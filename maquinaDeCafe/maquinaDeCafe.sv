==> flow/design.v <==
module maquinaDeCafe (input [1:0]TIPO, input Clock, Reset, output logic C, L, F);
int liquido_c = 0;
int liquido_l = 0; 
logic [1:0]estados;
parameter estado_inicial = 0, estado_enchendo_c = 1, estado_enchendo_l = 2, 
estado_final = 3;
always_comb
begin
	case(estados)
	estado_inicial:
		begin
		C = 0;
		F = 0;
		L = 0;
		end
	estado_enchendo_c:
		begin
		C = 1;
		F = 0;
		L = 0;
		end
	estado_enchendo_l:
		begin
		C = 0;
		F = 0;
		L = 1;
		end
	estado_final:
		begin
		C = 0;
		F = 1;
		L = 0;
		end
	endcase
end
always_ff @ (posedge Clock or negedge Reset)
begin
	if(~Reset)
		begin
		estados <= estado_inicial;
		end
	else
		case(estados)
		estado_inicial:
			begin
			estados <= estado_enchendo_c;
			end
		estado_enchendo_c:
			begin
			liquido_c += 25;
			if (((TIPO == 0 || TIPO == 2) && liquido_c == 50) || 
				(TIPO == 1 && liquido_c == 100))
				begin
				if (TIPO == 2)
					estados <= estado_enchendo_l;
				else
					estados <= estado_final;
				end
			end
		estado_enchendo_l:
			begin
			liquido_l += 25;
			if (liquido_l == 50)
				begin
				estados <= estado_final;
				end
			end
		estado_final:
			begin
			liquido_l = 0;
			liquido_c = 0;
			estados <= estado_inicial;
			end
		endcase		
end
endmodule
## Reports on maquinaDeCafe

What the tools print for maquinaDeCafe, step after step.
Line numbers count from 1 in the design file above.
A cell with -- has no value.

- Top module: maquinaDeCafe
- Clock: Clock
- Standard-cell library: sky130hd
- Library corner: tt_025C_1v80

## After elaboration

Counts by Yosys on the flattened word-level netlist (proc, flatten, opt, wreduce; memories kept). Register bits leave out memories and registers merged into their read ports (data or address). Print and check cells are left out. Cells with the same type and inputs are merged into one.

- Add/subtract/negate cells: 2
- Equality and inequality tests: 10
- Multiplexer cells: 9
- Bitwise gates (word level): 2
- Reductions and logical operators: 15

Operator list:

| operator | number |
|---|---|
| 32-bit parallel mux with 2-bit select | 2 |
| 32-bit by 6-bit adder with 32-bit output with constant B | 2 |
| 32-bit by 7-bit equality test with 1-bit output with constant B | 2 |
| 32-bit by 8-bit equality test with 1-bit output with constant B | 1 |
| 3-bit OR reduction | 3 |
| 2-bit parallel mux with 4-bit select | 1 |
| 2-bit equality test with constant B | 3 |
| 1-bit parallel mux with 2-bit select | 3 |
| 2-bit by 1-bit equality test with 1-bit output with constant B | 2 |
| 2-bit inequality test with constant B | 2 |
| 2-bit zero test | 2 |
| 2-bit AND reduction | 2 |
| 2-bit OR reduction | 2 |
| 4-bit nonzero test | 1 |
| 2-bit two-way mux | 2 |
| 3-bit AND reduction | 1 |
| 1-bit logical AND | 2 |
| 1-bit logical OR | 2 |
| 1-bit NOT | 2 |
| 1-bit two-way mux | 1 |

- Register bits: 66
- Bits of input ports: 4
- Cells after elaboration: 41

## Depth

Depth = most cells in a row (Yosys ltp): at word level without a register or memory, in the mapped netlist without a sequential cell, where the memories' decode and read muxes count.

- Depth after elaboration: 6
- ABC_AREA: 0
- Gate-level depth with buffers: 10

## Mapped cells and area

The flow's flattened synthesis, as Yosys stat reports it; memories are mapped. The netlist is that of the ABC_AREA named above (0 if unset); the other value can give another one.
The area totals of this step are shown rounded.

- Standard cells after synthesis: 470
- Synthesis area: 4504 um^2
- Mapped flip-flops: 68
- Buffers: 24

Cell types:

| cell | number | area in all (um^2) |
|---|---|---|
| sky130_fd_sc_hd__edfxtp_1 | 64 | 1.92E+03 |
| sky130_fd_sc_hd__nor2_1 | 75 | 281.52 |
| sky130_fd_sc_hd__xor2_1 | 32 | 280.269 |
| sky130_fd_sc_hd__xnor2_1 | 25 | 218.96 |
| sky130_fd_sc_hd__nand3_1 | 29 | 145.139 |
| sky130_fd_sc_hd__nand2_1 | 36 | 135.13 |
| sky130_fd_sc_hd__nand4_1 | 19 | 118.864 |
| sky130_fd_sc_hd__nor3_1 | 17 | 85.082 |
| sky130_fd_sc_hd__nor4_4 | 4 | 85.082 |
| sky130_fd_sc_hd__dfrtp_1 | 3 | 75.072 |
| sky130_fd_sc_hd__a21oi_1 | 14 | 70.067 |
| sky130_fd_sc_hd__and3_1 | 10 | 62.56 |
| sky130_fd_sc_hd__ha_1 | 5 | 62.56 |
| sky130_fd_sc_hd__o21ai_0 | 11 | 55.053 |
| sky130_fd_sc_hd__clkbuf_1 | 14 | 52.55 |
| sky130_fd_sc_hd__nor4_1 | 8 | 50.048 |
| sky130_fd_sc_hd__inv_1 | 11 | 41.29 |
| sky130_fd_sc_hd__nor2b_1 | 6 | 37.536 |

Not listed: further types 44, cells in them 87.

## Path before layout

Source: OpenSTA report_checks on the synthesized netlist (no wires, ideal clock, input and output delay 20% of the period each), path of least setup slack; recovery checks are left aside. Register names are those of the netlist, which keeps one name where synthesis merged equal registers.

- Path type: input to register
- Start: input port Reset
- End: register liquido_c[0]
- Period: 4.52 ns
- External input delay: 0.904 ns
- Library setup time: 0.468 ns
- Time at the first pin: 0.904 ns
- Arrival: 3.274 ns
- Data required time: 4.052 ns
- Slack: 0.778 ns
- Delay of the path: 2.838 ns
- Stages on the path: 1
- Buffers on the path: 0
- Synthesis period reached: 3.742 ns

"delay of the path" = arrival - input delay + setup time.
"stages on the path" counts driving pins, that of a launching flip-flop among them; a cell with two outputs on the path counts twice.
"synthesis period reached" is the clock period less the worst setup slack; recovery checks do not enter. This is arithmetic on one report: input and output delays are still those of the set period (20% each).
Between the ends stands the longest chain of elaborated cells between them, by number of cells; it is not shown to be the way that was timed. Of several equally long chains one is given.
A line is the first line of the expression or statement that the cell stems from. Yosys adds cells for indexed reads and writes and turns some case tables into memories.

- Cell sequence: sky130_fd_sc_hd__nor3b_1
- Cells in the longest elaborated chain: 1
- Elaborated cells between the ends (all ways): 1
- RTL lines with such cells: 0
- Those cells by class: reduce/logical (1)

Ends and longest elaborated chain, after synthesis:

| what | RTL line | source |
|---|---|---|
| from (decl) | 1 | `module maquinaDeCafe (input [1:0]TIPO, input Clock, Reset, output logic C, L, F);` |
| 2-bit AND reduction | -- |  |
| to (assign) | 71 | `liquido_c = 0;` |
| to (decl) | 2 | `int liquido_c = 0;` |

## Timing after layout

Path of least setup slack in the final report of run 1 (OpenROAD, finished layout, wires in). Where an end is a register, its clock arrival counts in the times.

- Path type: register to register
- Start: register liquido_c[8]
- End: register estados
- Period: 4.1 ns
- Library setup time: 0.06 ns
- Time at the first pin: 0.34 ns
- Arrival: 3.19 ns
- Data required time: 4.39 ns
- Slack: 1.20 ns
- Stages on the path: 9
- Buffers on the path: 0

An end named without its bit number is one bit of that signal or, where synthesis recoded a state register, one of its new flip-flops.
A register here has more assigning lines than the two given.

- Cell sequence: sky130_fd_sc_hd__edfxtp_1 > sky130_fd_sc_hd__nand4_4 > sky130_fd_sc_hd__or4_4 > sky130_fd_sc_hd__or3_1 > sky130_fd_sc_hd__nor2_1 > sky130_fd_sc_hd__xor2_1 > sky130_fd_sc_hd__or4_4 > sky130_fd_sc_hd__nor4_4 > sky130_fd_sc_hd__a31o_1

Ends and longest elaborated chain, after layout:

| what | RTL line | source |
|---|---|---|
| from (decl) | 2 | `int liquido_c = 0;` |
| from (assign) | 71 | `liquido_c = 0;` |
| to (assign) | 40 | `estados <= estado_inicial;` |
| to (assign) | 46 | `estados <= estado_enchendo_c;` |
| to (decl) | 4 | `logic [1:0]estados;` |

Chain of elaborated cells between the ends: none given.

Subject: maquinaDeCafe on sky130hd, stored results

Hello all,

maquinaDeCafe through Yosys and OpenROAD on sky130hd: 2 stored runs, unordered, with their settings and measured results. The constraints put input and output delay at 20% of the set period each and load the outputs with 0.01 pF.
By "clock period reached" is meant the clock period of the run minus its worst setup slack. This is arithmetic on one report: input and output delays are still those of the set period (20% each).
"worst path time" is the time allowed to the run's worst setup path (the clock period less input and output delay, where it has them) less its slack. Clock arrival times count: a late capture clock shortens it, a late launch clock lengthens it.
"total design power" is the tool's figure for a default switching activity; nothing was simulated.
Values from the reports are rounded here.
A setting shown as - is not set for that run.

| setting or result | run 1 | run 2 |
|---|---|---|
| period_ns | 4.1 | 4.02 |
| CORE_UTILIZATION | 42 | 37 |
| SETUP_SLACK_MARGIN | 1.03 | -0.32 |
| PLACE_DENSITY_LB_ADDON | 0.07 | - |
| GPL_TIMING_DRIVEN | 0 | - |
| CAP_MARGIN | 15 | 25 |
| CORE_MARGIN | 2 | 2 |
| SLEW_MARGIN | 20 | 20 |
| CELL_PAD_IN_SITES_DETAIL_PLACEMENT | - | 0 |
| ABC_AREA | - | 0 |
| MAX_ROUTING_LAYER | - | met5 |
| final setup TNS (ns) | 0.000 | 0.000 |
| worst path time (ns) | 2.90 | 3.11 |
| kind of the worst setup path | register to register | register to register |
| worst-case hold slack (ns) | 0.479 | 0.590 |
| standard-cell area after routing (um^2) | 5162 | 5007 |
| chip area after synthesis (Yosys) (um^2) | 4504 | 4504 |
| clock period reached (ns) | 2.899 | 3.111 |
| die outline area (um^2) | 11570 | 13070 |
| worst setup slack after layout (ns) | 1.201 | 0.909 |
| total design power (W) | 0.001558 | 0.001838 |

Thanks
